==> flow/design.v <==
module spi_interface
#(
    parameter                                           PACKAGE_WIDTH           = 8         
)                   
(   
    input                                               clk,
    input                                               rstb,
    output  reg                                         spi_fifo_rd_en,
    input       [PACKAGE_WIDTH-1:0]                     spi_fifo_rd_data,
    input                                               spi_fifo_rd_empty,
    output  reg                                         spi_fifo_wr_en,
    output  reg [PACKAGE_WIDTH-1:0]                     spi_fifo_wr_data,
    input                                               spi_fifo_wr_full,
    output  reg                                         spi_cs,
    input                                               spi_sdi,
    output  reg                                         spi_sdo
);
localparam                                              HIGH        = 1'b1;
localparam                                              LOW         = 1'b0;
localparam                                              DRST        = 32'd0; 
localparam                                              IDLE        = 0;
localparam                                              EXEC        = 1;
localparam                                              NUMSTATE    = 2;
reg     [$clog2(PACKAGE_WIDTH)-1:0]                     count;
wire                                                    count_en;
reg     [$clog2(NUMSTATE)-1:0]                          next_state;
reg     [$clog2(NUMSTATE)-1:0]                          state;
reg     [PACKAGE_WIDTH-2:0]                             write_reg;       
reg     [PACKAGE_WIDTH-2:0]                             read_reg;       
assign count_en                                         = (state == EXEC);
always @(negedge clk or negedge rstb) 
begin
    if (!rstb)
    begin
        write_reg                                       <= DRST;
        spi_cs                                          <= HIGH;
        spi_sdo                                         <= HIGH;
    end
    else
    begin
        spi_fifo_rd_en                                  <= LOW;
        case (state)
            IDLE:
            begin
                write_reg                               <= DRST;
                spi_cs                                  <= HIGH;
                spi_sdo                                 <= HIGH;
                if (!spi_fifo_rd_empty)
                begin
                    spi_cs                              <= LOW;
                    spi_fifo_rd_en                      <= HIGH;
                end
            end
            EXEC:
            begin
                {spi_sdo, write_reg}                    <= {write_reg, 1'b1};
                if (~|count)
                begin
                    {spi_sdo, write_reg}                <= spi_fifo_rd_data;
                end
                if (&count)
                begin
                    spi_fifo_rd_en                      <= (spi_fifo_rd_empty) ? LOW : HIGH;
                    spi_cs                              <= (spi_fifo_rd_empty) ? HIGH : LOW;
                end
            end 
            default:
            begin
                write_reg                               <= DRST;
                spi_cs                                  <= HIGH;
                spi_sdo                                 <= HIGH;                
            end 
        endcase
    end
end
always @(posedge clk or negedge rstb) 
begin
    if(!rstb)
    begin
        read_reg                                        <= DRST;
        spi_fifo_wr_data                                <= DRST;
        spi_fifo_wr_en                                  <= LOW;
    end
    else
    begin
        spi_fifo_wr_en                                  <= LOW;
        case (state)
            IDLE:
            begin
                spi_fifo_wr_data                        <= DRST;
            end 
            EXEC:
            begin
                read_reg                                <= {read_reg[PACKAGE_WIDTH-3:0], spi_sdi};
                if (&count)
                begin
                    spi_fifo_wr_en                      <= spi_fifo_wr_full ? LOW : HIGH;
                    spi_fifo_wr_data                    <= {read_reg, spi_sdi};
                end
            end
            default:
            begin
                read_reg                                <= DRST;
            end
        endcase
    end
end
always @(posedge clk)        
begin
    if (!rstb)
    begin
        state                                           <= IDLE;
    end
    else
    begin
        state                                           <= next_state;
    end
end
always @(*)
begin
    case (state)
        IDLE:       next_state                          = spi_fifo_rd_empty ? IDLE:EXEC;
        EXEC:       next_state                          = (&count) ? (spi_fifo_rd_empty ? IDLE:EXEC):EXEC;  
        default:    next_state                          = IDLE;
    endcase
end
always @(posedge clk or negedge rstb) 
begin
    if (!rstb)
    begin
        count                                           <= DRST;
    end
    else
    begin
        if (count_en)
        begin
            count                                       <= count + 1;            
        end
        else
        begin
            count                                       <= DRST;
        end
    end
end
endmodule
# Tool chain data of spi_interface
# The steps from the RTL of spi_interface to its reports follow in flow order.
# Lines are those of the file above, counted from 1.
# Library cell names are shortened.
# Not given: -
# design
design	spi_interface
clock	clk
library	sky130hd
pvt_corner	tt_025C_1v80

# After elaboration
# Yosys after proc, flatten, opt, wreduce and memory -nomap, before mapping. Memory bits, and registers merged into a memory's read port (data or address), are not among the register bits. Print and check cells are not counted.
# word_totals
ff_bits	30
latchBits	0
rom_bits	0
mem_bits_rw	0
out_inout_bits	12
n_memories	0
in_bits	13
clocked_rd_ports_x_width	0
# op_classes
n_mul	0
n_eq	1
reduce_and_logical	2
compare	0
n_mux	19
div_mod_pow	0
shift	0
addsub	1
logic	1
# op_table
cell	n
parallel mux 8 bit (select 2 bit)	1
parallel mux 7 bit (select 2 bit)	1
two-way mux 1 bit	10
two-way mux 8 bit	1
parallel mux 1 bit (select 2 bit)	4
two-way mux 7 bit	1
adder 3 x 1 -> 3 bit with constant B	1
AND reduction 3 bit	1
OR reduction 3 bit	1
two-way mux 3 bit	1
inequality test 2 x 1 -> 1 bit with constant B	1
inverter 1 bit	1

# Depth
# Longest topological path by Yosys (ltp), each cell counted once; first at word level (registers and memories cut), then after technology mapping (sequential cells cut; the memories' decode and read muxes count).
# depth
ltp_word	3
ABC_AREA	0
depth_mapped	5
mapped_depth_nobuf	4

# Netlist
# The flow's flattened synthesis, as Yosys stat reports it; memories are mapped. The netlist is that of the ABC_AREA named above (0 if unset); the other value can give another one.
# mapped
mapped_cells	98
area_um2	1285.0
flip_flops	30
buffers	6
# by_type
cell	n
dfrtp_1	19
dfrtn_1	7
mux2i_1	14
mux2_4	5
nor2b_1	11
dfstp_2	2
nand2_1	13
ha_1	3
buf_6	3
mux2_2	3
edfxtp_1	1
dfxtp_1	1
inv_1	5
a21boi_0	2
buf_2	3
nand2b_4	1
and2_1	2
nand3b_1	1
# Other cell types: 2; their cells: 2.

# Measured results for spi_interface: 2 stored runs of the Yosys and OpenROAD flow on sky130hd. The settings differ; the order carries no meaning. The constraints put input and output delay at 20% of the set period each and load the outputs with 0.01 pF.
# "final_power_mw": no workload was simulated; the value follows from the tool's default switching activity.
# A setting shown as -- is not set for that run.
stored run	period_ns	CORE_UTILIZATION	SETUP_SLACK_MARGIN	PLACE_DENSITY_LB_ADDON	CORE_ASPECT_RATIO	CORE_MARGIN	CELL_PAD_IN_SITES_GLOBAL_PLACEMENT	CELL_PAD_IN_SITES_DETAIL_PLACEMENT	GPL_ROUTABILITY_DRIVEN	CTS_CLUSTER_DIAMETER	SLEW_MARGIN	MIN_ROUTING_LAYER	CAP_MARGIN	die_footprint_um2	setupTns_ps	worst_setup_slack_ps	synthesis_area_um2	final_power_mw	finish.stdcell_area_um2
run A	6.0	37	-0.52	0.29	1.36	8	0	2	0	340	10	met2	20	5637.2	0	422	1285.0	0.5838	1695.4
run B	3.34	40	0.28	--	--	2	--	--	--	--	20	--	20	3682.1	0	11	1285.0	0.8080	1640.3
